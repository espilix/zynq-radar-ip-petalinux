==> flow/design.v <==
module pulse_generator (
    input wire clk,
    input wire rst_n,
    input wire enable,
    input wire [31:0] prf_setting,
    input wire [31:0] pulse_width_setting,
    output reg tx_pulse
);
reg [31:0] prf_counter;
reg [31:0] pulse_width_counter;
reg pulse_active;
always @(posedge clk or negedge rst_n) begin
    if (!rst_n) begin
        prf_counter <= 0;
        pulse_width_counter <= 0;
        pulse_active <= 0;
        tx_pulse <= 0;
    end else if (enable) begin
        if (prf_counter >= prf_setting) begin
            prf_counter <= 0;
            pulse_active <= 1;
            pulse_width_counter <= 0;
        end else begin
            prf_counter <= prf_counter + 1;
        end
        if (pulse_active) begin
            if (pulse_width_counter >= pulse_width_setting) begin
                pulse_active <= 0;
                tx_pulse <= 0;
            end else begin
                pulse_width_counter <= pulse_width_counter + 1;
                tx_pulse <= 1;
            end
        end
    end else begin
        tx_pulse <= 0;
        pulse_active <= 0;
    end
end
endmodule
## From RTL to reports: pulse_generator

What the tools print for pulse_generator, step after step.
Lines are those of the file above, counted from 1.
Library cell names are shortened.
The mark -- stands for no value.

- Design top: pulse_generator
- Clock input: clk
- Cell library: sky130hd
- Timing corner: tt_025C_1v80

## Word-level counts

Counts by Yosys on the flattened word-level netlist (proc, flatten, opt, wreduce; memories kept). Register bits leave out memories and registers merged into their read ports (data or address). Print and check cells are left out. Cells with the same type and inputs are merged into one.

- Flip-flop bits (word level): 66
- Input port bits: 67
- Output and inout port bits: 1
- Elaborated cells: 20

- $add $sub $neg: 2
- $lt $le $gt $ge: 2
- Eq/ne operators: 1
- Multiplexer cells: 11

Operators with widths:

| operator | count |
|---|---|
| two-way mux 32 bit | 4 |
| adder 32 x 1 -> 32 bit (second input constant) | 2 |
| greater-or-equal comparator 32 bit | 2 |
| two-way mux 1 bit | 7 |
| != test 2 x 1 -> 1 bit (second input constant) | 1 |

## Longest topological paths

Yosys ltp: most cells in a row. Word level: on the elaborated netlist, between registers, memories and ports. Mapped: between sequential cells and ports; inverters and the memories' decode and read muxes count.

- Word-level depth: 5
- ABC_AREA: 0
- Depth in mapped cells: 11
- Depth with buffers taken out: 9

## Netlist

Yosys stat after the flow's synthesis: flattened, memories mapped to cells. It holds for the ABC_AREA given above (unset counts as 0); a run with the other value may have another netlist.
The area totals of this step are shown rounded.

Cells by type:

| type | count |
|---|---|
| dfrtp_1 | 66 |
| ha_1 | 66 |
| inv_1 | 78 |
| nor2_1 | 63 |
| xor2_1 | 18 |
| nand3_1 | 31 |
| nand2_1 | 38 |
| nand4_1 | 21 |
| a21oi_1 | 23 |
| and3_1 | 16 |
| o2bb2ai_1 | 11 |
| a21o_1 | 12 |
| o21ai_0 | 18 |
| xnor2_1 | 9 |
| and4_1 | 8 |
| mux2i_1 | 7 |
| a211o_1 | 7 |
| nor3_1 | 11 |

Not listed: further types 35, cells in them 84.

- Mapped cells: 587
- Chip area (Yosys): 5050 um2
- Sequential part of the area: 1650 um2
- Flip-flops: 66
- Buffers: 13

## Worst setup path after synthesis

OpenSTA on the mapped netlist: ideal clock, no wires. The path of least setup slack (recovery checks aside). Input and output delay are each 20% of the period. Register names are those of the netlist, which keeps one name where synthesis merged equal registers.

- Path kind: input to register
- Start: in pulse_width_setting[29]
- End: reg pulse_width_counter[11]
- Clock period: 5.43 ns
- Input delay: 1.086 ns
- Launch time at the first pin: 1.086 ns
- Arrival: 3.141 ns
- Required time: 5.304 ns
- Path slack: 2.163 ns
- Path delay: 2.181 ns
- Driving pins on the path: 11
- Buffers on the path: 2
- Synthesis period reached: 3.267 ns

"path delay" = arrival - input delay + setup time.
"driving pins on the path": output pins that drive a net of the path, with the launching flip-flop's if there is one; two outputs of one cell count as two.
"synthesis period reached" = period - worst setup slack (recovery checks aside). The figure is calculated, with input and output delays left at 20% of the set period.
Between the ends stands the longest chain of elaborated cells between them, by number of cells; it is not shown to be the way that was timed. Of several equally long chains one is given.
A line is the first line of the expression or statement that the cell stems from. Yosys adds cells for indexed reads and writes and turns some case tables into memories.
A register here has more assigning lines than the two given.

- Cells stage by stage: inv_1 -> ha_1 -> a21o_1 -> a21o_1 -> a211o_1 -> a211oi_2 -> and3_1 -> clkbuf_1 -> nor2_2 -> buf_2 -> a221o_1
- Length of the longest elaborated chain: 3

RTL lines, path post-synthesis:

| element | RTL line | RTL |
|---|---|---|
| start: declaration | 6 | `input wire [31:0] pulse_width_setting,` |
| greater-or-equal comparator 32 bit | 27 | `if (pulse_width_counter >= pulse_width_setting) begin` |
| two-way mux 32 bit | 27 |  |
| two-way mux 32 bit | 26 | `if (pulse_active) begin` |
| end: assignment | 22 | `pulse_width_counter <= 0;` |
| end: assignment | 31 | `pulse_width_counter <= pulse_width_counter + 1;` |
| end: declaration | 10 | `reg [31:0] pulse_width_counter;` |

## Worst path after layout

Path of least setup slack in the final report of job 1 (OpenROAD, finished layout, wires in). Where an end is a register, its clock arrival counts in the times.

- Path kind: input to register
- Start: in pulse_width_setting[29]
- End: reg pulse_width_counter[11]
- Clock period: 3.97 ns
- Input delay: 0.79 ns
- Launch time at the first pin: 0.79 ns
- Arrival: 3.63 ns
- Required time: 4.19 ns
- Path slack: 0.56 ns
- Driving pins on the path: 12
- Buffers on the path: 3

Between the ends stands the longest chain of elaborated cells between them, by number of cells; it is not shown to be the way that was timed. Of several equally long chains one is given.
A register here has more assigning lines than the two given.

- Cells stage by stage: clkdlybuf4s50_1 -> inv_1 -> ha_1 -> a21o_1 -> a21o_1 -> a211o_1 -> a211oi_2 -> and3_1 -> buf_4 -> nor2_2 -> buf_12 -> a221o_1
- Length of the longest elaborated chain: 3

RTL lines, path post-layout:

| element | RTL line | RTL |
|---|---|---|
| start: declaration | 6 | `input wire [31:0] pulse_width_setting,` |
| greater-or-equal comparator 32 bit | 27 | `if (pulse_width_counter >= pulse_width_setting) begin` |
| two-way mux 32 bit | 27 |  |
| two-way mux 32 bit | 26 | `if (pulse_active) begin` |
| end: assignment | 22 | `pulse_width_counter <= 0;` |
| end: assignment | 31 | `pulse_width_counter <= pulse_width_counter + 1;` |
| end: declaration | 10 | `reg [31:0] pulse_width_counter;` |

Subject: flow runs of pulse_generator

Hi,

Stored flow runs of pulse_generator (2 of them; Yosys, OpenROAD, sky130hd). They differ in their settings and are not a sequence. Constraints: input delay and output delay 20% of the set period each, output load 0.01 pF.
"clock period achieved" is the run's clock period less its worst setup slack. It is reckoned from that one timing run; input and output delays stay at 20% of the period that was set.
"time on the worst setup path" means the part of the period allowed to the worst setup path (the constraints hold back 20% at inputs and 20% at outputs) less its slack; where the path has registers, the arrival times of their clocks count too.
Values from the reports are rounded here.

### Job 1

Settings: `period_ns=3.97`, `CORE_UTILIZATION=19`, `PLACE_DENSITY=0.57`, `CORE_MARGIN=5`, `CELL_PAD_IN_SITES_GLOBAL_PLACEMENT=0`, `CELL_PAD_IN_SITES_DETAIL_PLACEMENT=2`, `CTS_CLUSTER_SIZE=96`, `CAP_MARGIN=20`, `SLEW_MARGIN=20`

- Clock period achieved: 3.407 ns
- Standard-cell area of the final layout: 6480 um2
- Time on the worst setup path: 2.61 ns
- Type of the worst setup path: input to register
- Die area: 29900 um2
- Netlist area reported by Yosys: 5050 um2
- Lowest setup slack: 0.563 ns

### Job 2

Settings: `period_ns=3.46`, `SETUP_SLACK_MARGIN=0.27`, `CAP_MARGIN=20`, `CORE_MARGIN=2`, `CORE_UTILIZATION=40`, `SLEW_MARGIN=20`

- Clock period achieved: 3.080 ns
- Standard-cell area of the final layout: 6390 um2
- Time on the worst setup path: 2.39 ns
- Type of the worst setup path: input to register
- Die area: 13500 um2
- Netlist area reported by Yosys: 5050 um2
- Lowest setup slack: 0.380 ns

Regards
