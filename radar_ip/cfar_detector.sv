==> flow/design.v <==
module cfar_detector #(
    parameter DATA_WIDTH = 16,
    parameter GUARD_CELLS = 4,
    parameter REFERENCE_CELLS = 16
)(
    input wire clk,
    input wire rst_n,
    input wire enable,
    input wire [DATA_WIDTH-1:0] data_in,
    input wire data_valid,
    input wire [15:0] threshold_scale,
    output reg [15:0] detected_range,
    output reg [15:0] detected_velocity,
    output reg target_detected
);
reg [DATA_WIDTH-1:0] cfar_window [0:GUARD_CELLS*2+REFERENCE_CELLS*2];
reg [$clog2(GUARD_CELLS*2+REFERENCE_CELLS*2+1)-1:0] window_ptr;
reg [DATA_WIDTH-1:0] reference_sum;
reg [DATA_WIDTH-1:0] threshold;
reg [DATA_WIDTH-1:0] cell_under_test;
reg [15:0] range_counter;
reg [15:0] velocity_counter;
integer i;
always @(posedge clk or negedge rst_n) begin
    if (!rst_n) begin
        window_ptr <= 0;
        reference_sum <= 0;
        threshold <= 0;
        target_detected <= 0;
        detected_range <= 0;
        detected_velocity <= 0;
        range_counter <= 0;
        velocity_counter <= 0;
    end else if (enable && data_valid) begin
        for (i = GUARD_CELLS*2+REFERENCE_CELLS*2; i > 0; i = i - 1) begin
            cfar_window[i] <= cfar_window[i-1];
        end
        cfar_window[0] <= data_in;
        reference_sum <= 0;
        for (i = 0; i < REFERENCE_CELLS; i = i + 1) begin
            reference_sum <= reference_sum + cfar_window[i];
        end
        for (i = GUARD_CELLS*2+REFERENCE_CELLS; i < GUARD_CELLS*2+REFERENCE_CELLS*2; i = i + 1) begin
            reference_sum <= reference_sum + cfar_window[i];
        end
        threshold <= (reference_sum >> $clog2(REFERENCE_CELLS*2)) * threshold_scale;
        cell_under_test <= cfar_window[GUARD_CELLS+REFERENCE_CELLS];
        if (cell_under_test > threshold) begin
            target_detected <= 1;
            detected_range <= range_counter;
            detected_velocity <= velocity_counter;
        end else begin
            target_detected <= 0;
        end
        range_counter <= range_counter + 1;
        if (range_counter == 1023) begin  
            range_counter <= 0;
            velocity_counter <= velocity_counter + 1;
            if (velocity_counter == 63) begin  
                velocity_counter <= 0;
            end
        end
    end
end
endmodule
# [Step by step through the tools: cfar_detector]
# Tool output for the design above, in the order of the flow.
# Line numbers count from 1 in the design file above.
# Cell names lack the library's common part.
# Not given: n/a
[setup] top_module="cfar_detector" clock_port="clk" lib="sky130hd" pvt_corner="tt_025C_1v80"

# [Word-level counts]
# Source: Yosys, flattened and elaborated. Widths are those after wreduce. Registers that Yosys merges into a memory's read port (data or address) are not register bits. Print and check cells do not count. Equal cells are merged and count once.
[word_totals] wordCells=61 input_bits=36 output_inout_bits=33 regBits=737
[classes] n_cmp=1 add_sub_neg=3 equal=2 mux=3 n_reduce_logical=4 n_mul=1
[ops] op="11-bit by 16-bit multiplier with 16-bit output" n=1
[ops] op="16-bit by 1-bit adder with 16-bit output (second input constant)" n=2
[ops] op="16-bit 2-to-1 mux" n=2
[ops] op="16-bit by 10-bit == test with 1-bit output (second input constant)" n=1
[ops] op="16-bit adder" n=1
[ops] op="16-bit greater-than comparator" n=1
[ops] op="16-bit by 6-bit == test with 1-bit output (second input constant)" n=1
[ops] op="2-bit AND reduction" n=3
[ops] op="1-bit logical AND" n=1
[ops] op="1-bit 2-to-1 mux" n=1

# [Depth]
# Yosys ltp: most cells in a row. Word level: on the elaborated netlist, between registers, memories and ports. Mapped: between sequential cells and ports; inverters and the memories' decode and read muxes count.
[depth] depth_word=2 ABC_AREA=0 depth_mapped=20 ltp_nobuf=19

# [Mapped cells and area]
# Yosys stat after the flow's synthesis: flattened, memories mapped to cells. It holds for the ABC_AREA given above (unset counts as 0); a run with the other value may have another netlist.
# The area totals of this step are shown rounded.
[mapped] n_buf=28 mapped_cells=1535 flip_flops=737 synth_area_mm2=0.0277 sequential_area_mm2=0.0216
[types] type="edfxtp_1" n=640 area_total_um2=1.92E+04
[types] type="dfrtp_1" n=97 area_total_um2=2.43E+03
[types] type="fa_1" n=76 area_total_um2=1.52E+03
[types] type="ha_1" n=66 area_total_um2=825.792
[types] type="nand2_1" n=128 area_total_um2=480.461
[types] type="inv_1" n=127 area_total_um2=476.707
[types] type="and2_1" n=60 area_total_um2=375.36
[types] type="mux2_2" n=31 area_total_um2=349.085
[types] type="xnor2_1" n=38 area_total_um2=332.819
[types] type="o21ai_0" n=46 area_total_um2=230.221
[types] type="xor2_1" n=26 area_total_um2=227.718
[types] type="a21oi_1" n=21 area_total_um2=105.101
[types] type="nor2_1" n=28 area_total_um2=105.101
[types] type="a21o_1" n=13 area_total_um2=97.594
[types] type="clkbuf_1" n=24 area_total_um2=90.086
[types] type="nand3_1" n=16 area_total_um2=80.077
[types] type="o21a_1" n=8 area_total_um2=60.058
[types] type="nand4_1" n=9 area_total_um2=56.304
# Not listed: further types 34, cells in them 81.

# [Path before layout]
# OpenSTA on the mapped netlist: ideal clock, no wires. The path of least setup slack (recovery checks aside). Input and output delay are each 20% of the period. Register names are those of the netlist, which keeps one name where synthesis merged equal registers.
[synth_path] path_kind="input to register" startpoint="input port enable" endpoint="register cell_under_test[0]" setup_time_ns=1.097 delay_ns=15.631 input_delay_ns=6.140 launch_ns=6.140 setup_slack_ns=8.929 n_path_buf=0 stages=1 arrival_ns=20.674 required_ns=29.603 tclk_ns=30.7 synth_period_reached_ns=21.771
# "delay_ns" is the arrival time less input delay plus setup time.
# "stages": output pins that drive a net of the path, with the launching flip-flop's if there is one; two outputs of one cell count as two.
# "synth_period_reached_ns" = period - worst setup slack (recovery checks aside). The figure is calculated, with input and output delays left at 20% of the set period.
# The rows between start and end are the longest chain of elaborated cells between them; the timing report does not say that the signal goes this way. Where chains are equally long, one stands for them.
# A line is the first line of the expression or statement that the cell stems from. Yosys adds cells for indexed reads and writes and turns some case tables into memories.
[synth_via] cell_sequence="and3_1" elab_chain_cells=2 cells_between=2 cone_lines=1 classes_between="reduce/logical (2)"
[synth_lines] element="start, declared" line_no=8 text="input wire enable,"
[synth_lines] element="1-bit logical AND" line_no=34 text="end else if (enable && data_valid) begin"
[synth_lines] element="2-bit AND reduction"
[synth_lines] element="end, assigned" line_no=47 text="cell_under_test <= cfar_window[GUARD_CELLS+REFERENCE_CELLS];"
[synth_lines] element="end, declared" line_no=20 text="reg [DATA_WIDTH-1:0] cell_under_test;"

# [Worst path after layout]
# Path of least setup slack in the final report of flow run 1 (OpenROAD, finished layout, wires in). Where an end is a register, its clock arrival counts in the times.
[layout_path] path_kind="input to register" startpoint="input port threshold_scale[5]" endpoint="register threshold[15]" arrival_ns=8.85 input_delay_ns=3.68 tclk_ns=18.4 setup_slack_ns=10.01 n_path_buf=1 launch_ns=3.68 setup_time_ns=0.14 stages=18 required_ns=18.85
# The rows between start and end are the longest chain of elaborated cells between them; the timing report does not say that the signal goes this way. Where chains are equally long, one stands for them.
[layout_via] cell_sequence="clkdlybuf4s50_1 -> and2_1 -> fa_1 -> inv_1 -> fa_1 -> inv_1 -> fa_1 -> fa_1 -> inv_1 -> fa_1 -> inv_1 -> ha_1 -> a21boi_0 -> o41a_1 -> o21ai_0 -> o21ai_0 -> xnor2_1 -> o21ai_0" elab_chain_cells=1 cells_between=1 cone_lines=1 classes_between="mul (1)"
[layout_lines] element="start, declared" line_no=11 text="input wire [15:0] threshold_scale,"
[layout_lines] element="11-bit by 16-bit multiplier with 16-bit output" line_no=46 text="threshold <= (reference_sum >> $clog2(REFERENCE_CELLS*2)) * threshold_scale;"
[layout_lines] element="end, assigned" line_no=28 text="threshold <= 0;"
[layout_lines] element="end, assigned" line_no=46
[layout_lines] element="end, declared" line_no=19 text="reg [DATA_WIDTH-1:0] threshold;"

# Record of 2 stored runs of the RTL-to-layout flow on cfar_detector, platform sky130hd. The runs are unordered. Constraints: input delay and output delay 20% of the set period each, output load 0.01 pF.
# "clock_period_reached_ns" = clock period - worst setup slack. The figure is calculated, with input and output delays left at 20% of the set period.
# "critical_path_time_ns" = time allowed to the worst setup path (clock period - input delay - output delay, where it has them) - its slack; a late launch clock adds to it, a late capture clock takes from it.
# Values from the reports are rounded here.
run="flow run 1" settings period_ns=18.4 CORE_UTILIZATION=45 SETUP_SLACK_MARGIN=3.89 CELL_PAD_IN_SITES_DETAIL_PLACEMENT=1 CTS_CLUSTER_SIZE=33 CAP_MARGIN=35 SLEW_MARGIN=0 MAX_ROUTING_LAYER="met5" CORE_MARGIN=2
run="flow run 1" results setup_tns_ns=0.000 design_die_area_mm2=0.0636 synthesis_area_mm2=0.0277 critical_path_time_ns=4.71 critical_path_type="input to register" clock_period_reached_ns=8.392 fin_util_pct=52.6 setup_ws_ns=10.0
run="flow run 2" settings period_ns=35.0 CORE_UTILIZATION=61 PLACE_DENSITY=0.78 CELL_PAD_IN_SITES_GLOBAL_PLACEMENT=2 CTS_CLUSTER_DIAMETER=303 SLEW_MARGIN=35 MIN_ROUTING_LAYER="met1" MAX_ROUTING_LAYER="met4" CAP_MARGIN=20 CORE_MARGIN=2
run="flow run 2" results setup_tns_ns=0.000 critical_path_time_ns=4.66 critical_path_type="input to register" clock_period_reached_ns=11.663 design_die_area_mm2=0.0471 synthesis_area_mm2=0.0277 setup_ws_ns=23.3 fin_util_pct=69.6
